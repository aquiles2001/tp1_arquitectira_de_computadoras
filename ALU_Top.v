==> flow/design.v <==
`timescale 1ns / 1ps
module ALU_Logic  
    #(
        parameter SIZE_COD  = 6,  
        parameter SIZE_OP   = 4   
     )
     (
        input signed [SIZE_OP - 1: 0]   i_a,        
        input signed [SIZE_OP - 1: 0]   i_b,        
        input signed [SIZE_COD - 1: 0]  i_code,     
        output signed [SIZE_OP - 1: 0]  result         
     );
     reg [SIZE_OP - 1:0] tmp;  
     always @(*) begin
        case (i_code)
            6'b100000: tmp = i_a + i_b;        
            6'b100010: tmp = i_a - i_b;        
            6'b100100: tmp = i_a & i_b;        
            6'b100101 : tmp = i_a | i_b;        
            6'b100110: tmp = i_a ^ i_b;        
            6'b000011: tmp = i_a >>> i_b;      
            6'b000010: tmp = i_a >> i_b;       
            6'b100111: tmp = ~(i_a | i_b);     
            default: tmp = 16'b0;  
        endcase
    end
    assign result = tmp; 
endmodule
`timescale 1ns / 1ps
module ALU_Top
    #(
        parameter SIZE_BTN  = 3,  
        parameter SIZE_COD  = 6,  
        parameter SIZE_OP   = 4   
     )
     (
        input[SIZE_BTN - 1: 0]  i_btn,    
        input[SIZE_COD - 1: 0]  i_sw,     
        input                   i_reset,  
        input                   clock,    
        output[SIZE_OP - 1: 0]  o_led     
     );
        reg [SIZE_OP - 1 : 0]  op_a;
        reg [SIZE_OP - 1 : 0]  op_b;
        reg [SIZE_COD - 1 : 0] op_code;
     always @(posedge clock)  
     begin
        if(i_reset)begin  
            op_a       <=   4'b0;
            op_b       <=   4'b0;
            op_code    <=   6'b0;
        end  
        case(i_btn)        
            3'b001  : op_a <= i_sw[SIZE_OP-1 : 0];       
            3'b010  : op_b <= i_sw[SIZE_OP-1 : 0];       
            3'b100  : op_code <= i_sw[SIZE_COD-1 : 0];   
        endcase
     end 
     ALU_Logic ALU (.i_a(op_a),.i_b(op_b),.i_code(op_code),.result(o_led));
endmodule
### Reports on ALU_Top

What the tools print for ALU_Top, step after step.
Lines are those of the file above, counted from 1.
Operators: Yosys type, input widths -> output width; for muxes data width and select width s.
Cell names lack the library's common part.
Not given: n/a

* design top: ALU_Top
* clock: clock
* cell library: sky130hd
* timing corner: tt_025C_1v80

### Word level

Yosys after proc, flatten, opt, wreduce and memory -nomap, before mapping. Memory bits, and registers merged into a memory's read port (data or address), are not among the register bits. Print and check cells are not counted. Equal cells are merged and count once.

* add/sub/neg operators: 2
* equality and inequality tests: 11
* shift operators: 2
* muxes and demuxes: 6
* bitwise gates (word level): 4
* reduce/logical cells: 3

Operators by type and width (number)
* $eq 6x6->1 const B: 6
* $pmux 4 s8: 1
* $eq 6x2->1 const B: 2
* $mux 6: 2
* $mux 4: 3
* $reduce_bool 2->1: 3
* $add 4x4->4: 1
* $sub 4x4->4: 1
* $and 4x4->4: 1
* $or 4x4->4: 1
* $xor 4x4->4: 1
* $shr 4x4->4: 1
* $sshr 4x4->4: 1
* $not 4->4: 1
* $eq 3x1->1 const B: 1
* $eq 3x2->1 const B: 1
* $eq 3x3->1 const B: 1

* flip-flop bits (word level): 14
* input port bits: 11
* output and inout port bits: 4
* cells after elaboration: 31

### Logic depth

Longest topological path by Yosys (ltp), each cell counted once; first at word level (registers and memories cut), then after technology mapping (sequential cells cut; the memories' decode and read muxes count).

* word-level depth: 3
* ABC_AREA: 0
* mapped depth: 10
* depth with buffers taken out: 10

### Synthesis result

The flow's flattened synthesis, as Yosys stat reports it; memories are mapped. The netlist is that of the ABC_AREA named above (0 if unset); the other value can give another one.

Cells by type (number)
* edfxtp_1: 14
* ha_1: 13
* and2_1: 14
* a21oi_1: 11
* xnor2_1: 5
* nor3b_1: 5
* a211oi_1: 4
* inv_1: 8
* nand2_1: 8
* nor2_1: 7
* xor2_1: 3
* buf_4: 3
* a31oi_4: 1
* fa_1: 1
* mux2i_1: 2
* nor3_1: 4
* o21ai_0: 4
* or2_2: 3

Not listed: further types 21, cells in them 28.

* mapped cells: 138
* synthesis area: 0.0013225 sq mm
* flip-flops: 14
* buffer cells: 8

The figures by module come from a second, unflattened synthesis with its own total; it is not the netlist above.

* cells (unflattened synthesis): 135
* area total of the unflattened synthesis: 0.0013288 sq mm

Each row is one instance without its submodules.

Modules
* ALU_Logic: times used 1, cells 101, area 0.0007645 sq mm
* ALU_Top: times used 1, cells 34, area 0.0005643 sq mm

### Worst setup path after synthesis

OpenSTA on the mapped netlist: ideal clock, no wires. The path of least setup slack (recovery checks aside). Input and output delay are each 20% of the period. Register names are those of the netlist, which keeps one name where synthesis merged equal registers.

* path type: register -> output
* start point: register op_code[3]
* end point: output o_led[3]
* period: 2.61 ns
* output delay: 0.522 ns
* launch time at the first pin: 0.000 ns
* arrival time: 2.256 ns
* data required time: 2.088 ns
* path slack: -0.168 ns
* delay of the path: 2.256 ns
* driving pins on the path: 11
* path buffers: 0
* synthesis period reached: 2.778 ns

"delay of the path" is the arrival time less input delay plus setup time.
At an output port there is no setup time.
"driving pins on the path": output pins that drive a net of the path, with the launching flip-flop's if there is one; two outputs of one cell count as two.
"synthesis period reached" is the clock period less the worst setup slack; recovery checks do not enter. This is arithmetic on one report: input and output delays are still those of the set period (20% each).
Between the ends stands the longest chain of elaborated cells between them, by number of cells; it is not shown to be the way that was timed. Of several equally long chains one is given.
A line is the first line of the expression or statement that the cell stems from. Yosys adds cells for indexed reads and writes and turns some case tables into memories.

* cells stage by stage: edfxtp_1 -> nor2_1 -> nand2_1 -> or3_4 -> nor2_1 -> a21oi_1 -> ha_1 -> a21o_1 -> a21oi_1 -> xnor2_1 -> o41ai_1
* length of the longest elaborated chain: 2

RTL lines, path after synthesis
* from (decl): RTL line 45 `reg [SIZE_COD - 1 : 0] op_code;`
* from (assign): RTL line 51 `op_code    <=   6'b0;`
* from (assign): RTL line 56 `3'b100  : op_code <= i_sw[SIZE_COD-1 : 0];`
* $eq 6x6->1: RTL line 15 `case (i_code)`
* $pmux 4 s8: RTL line 15
* to (decl): RTL line 41 `output[SIZE_OP - 1: 0]  o_led`

### Path in the finished layout

From the final timing report of entry A: the path of least setup slack in the routed layout; clock arrival at registers is part of the times.

* path type: register -> output
* start point: register op_code[4]
* end point: output o_led[3]
* period: 3.87 ns
* output delay: 0.77 ns
* launch time at the first pin: 0.26 ns
* arrival time: 2.60 ns
* data required time: 3.10 ns
* path slack: 0.50 ns
* driving pins on the path: 11
* path buffers: 1

Between the ends stands the longest chain of elaborated cells between them, by number of cells; it is not shown to be the way that was timed. Of several equally long chains one is given.

* cells stage by stage: edfxtp_1 -> nor2_2 -> nand2_2 -> or3_4 -> nor2b_4 -> xnor2_1 -> ha_1 -> a21oi_2 -> xnor2_1 -> o41ai_1 -> buf_2
* length of the longest elaborated chain: 2

RTL lines, path after layout
* from (decl): RTL line 45 `reg [SIZE_COD - 1 : 0] op_code;`
* from (assign): RTL line 51 `op_code    <=   6'b0;`
* from (assign): RTL line 56 `3'b100  : op_code <= i_sw[SIZE_COD-1 : 0];`
* $eq 6x6->1: RTL line 15 `case (i_code)`
* $pmux 4 s8: RTL line 15
* to (decl): RTL line 41 `output[SIZE_OP - 1: 0]  o_led`

Subject: flow runs of ALU_Top

Hi,

Module ALU_Top, platform sky130hd: 2 stored runs of the flow (Yosys, OpenROAD) with differing settings, in no particular order. Input and output delays are each 20% of the period that was set; the output load is 0.01 pF.
"clock period achieved": clock period set for the run, less the worst setup slack. It is reckoned from that one timing run; input and output delays stay at 20% of the period that was set.
By "worst setup path time" is meant the share of the clock period that the worst setup path is allowed (20% is reserved at inputs, 20% at outputs), minus its slack. Clock arrival times at its registers enter into it.
By "overall power" is meant OpenSTA's value without simulated activity: inputs other than the clock are taken to toggle once in ten clock periods, and the tool carries that through the logic.

### Entry A

Settings: `period_ns=3.87`, `CORE_UTILIZATION=63`, `SETUP_SLACK_MARGIN=0.44`, `PLACE_DENSITY_LB_ADDON=0.18`, `HOLD_SLACK_MARGIN=0.19`, `CORE_ASPECT_RATIO=1.84`, `CELL_PAD_IN_SITES_DETAIL_PLACEMENT=0`, `CTS_CLUSTER_SIZE=93`, `CAP_MARGIN=20`, `CORE_MARGIN=2`, `SLEW_MARGIN=20`

- Chip area in the Yosys report: 0.0013225 sq mm
- Overall die area: 0.0024988 sq mm
- Standard-cell area after layout: 0.0015115 sq mm
- Utilization of the finished layout: 76.3 %
- Setup slack of the critical path: 0.496 ns
- Summed negative setup slack: 0.000 ns
- Final worst hold slack: 1.166 ns
- Overall power: 427.7 µW
- Clock period achieved: 3.374 ns
- Worst setup path time: 2.60 ns
- Worst path kind: register -> output

### Entry B

Settings: `period_ns=4.61`, `CORE_UTILIZATION=60`, `SETUP_SLACK_MARGIN=-0.22`, `PLACE_DENSITY=0.5`, `CORE_ASPECT_RATIO=1.82`, `CELL_PAD_IN_SITES_GLOBAL_PLACEMENT=1`, `CELL_PAD_IN_SITES_DETAIL_PLACEMENT=1`, `GPL_ROUTABILITY_DRIVEN=0`, `CAP_MARGIN=20`, `CORE_MARGIN=2`, `SLEW_MARGIN=20`

- Chip area in the Yosys report: 0.0013225 sq mm
- Overall die area: 0.0026126 sq mm
- Standard-cell area after layout: 0.0014939 sq mm
- Utilization of the finished layout: 69.2 %
- Setup slack of the critical path: 0.478 ns
- Summed negative setup slack: 0.000 ns
- Final worst hold slack: 1.343 ns
- Overall power: 398.3 µW
- Clock period achieved: 4.132 ns
- Worst setup path time: 3.21 ns
- Worst path kind: register -> output

Regards
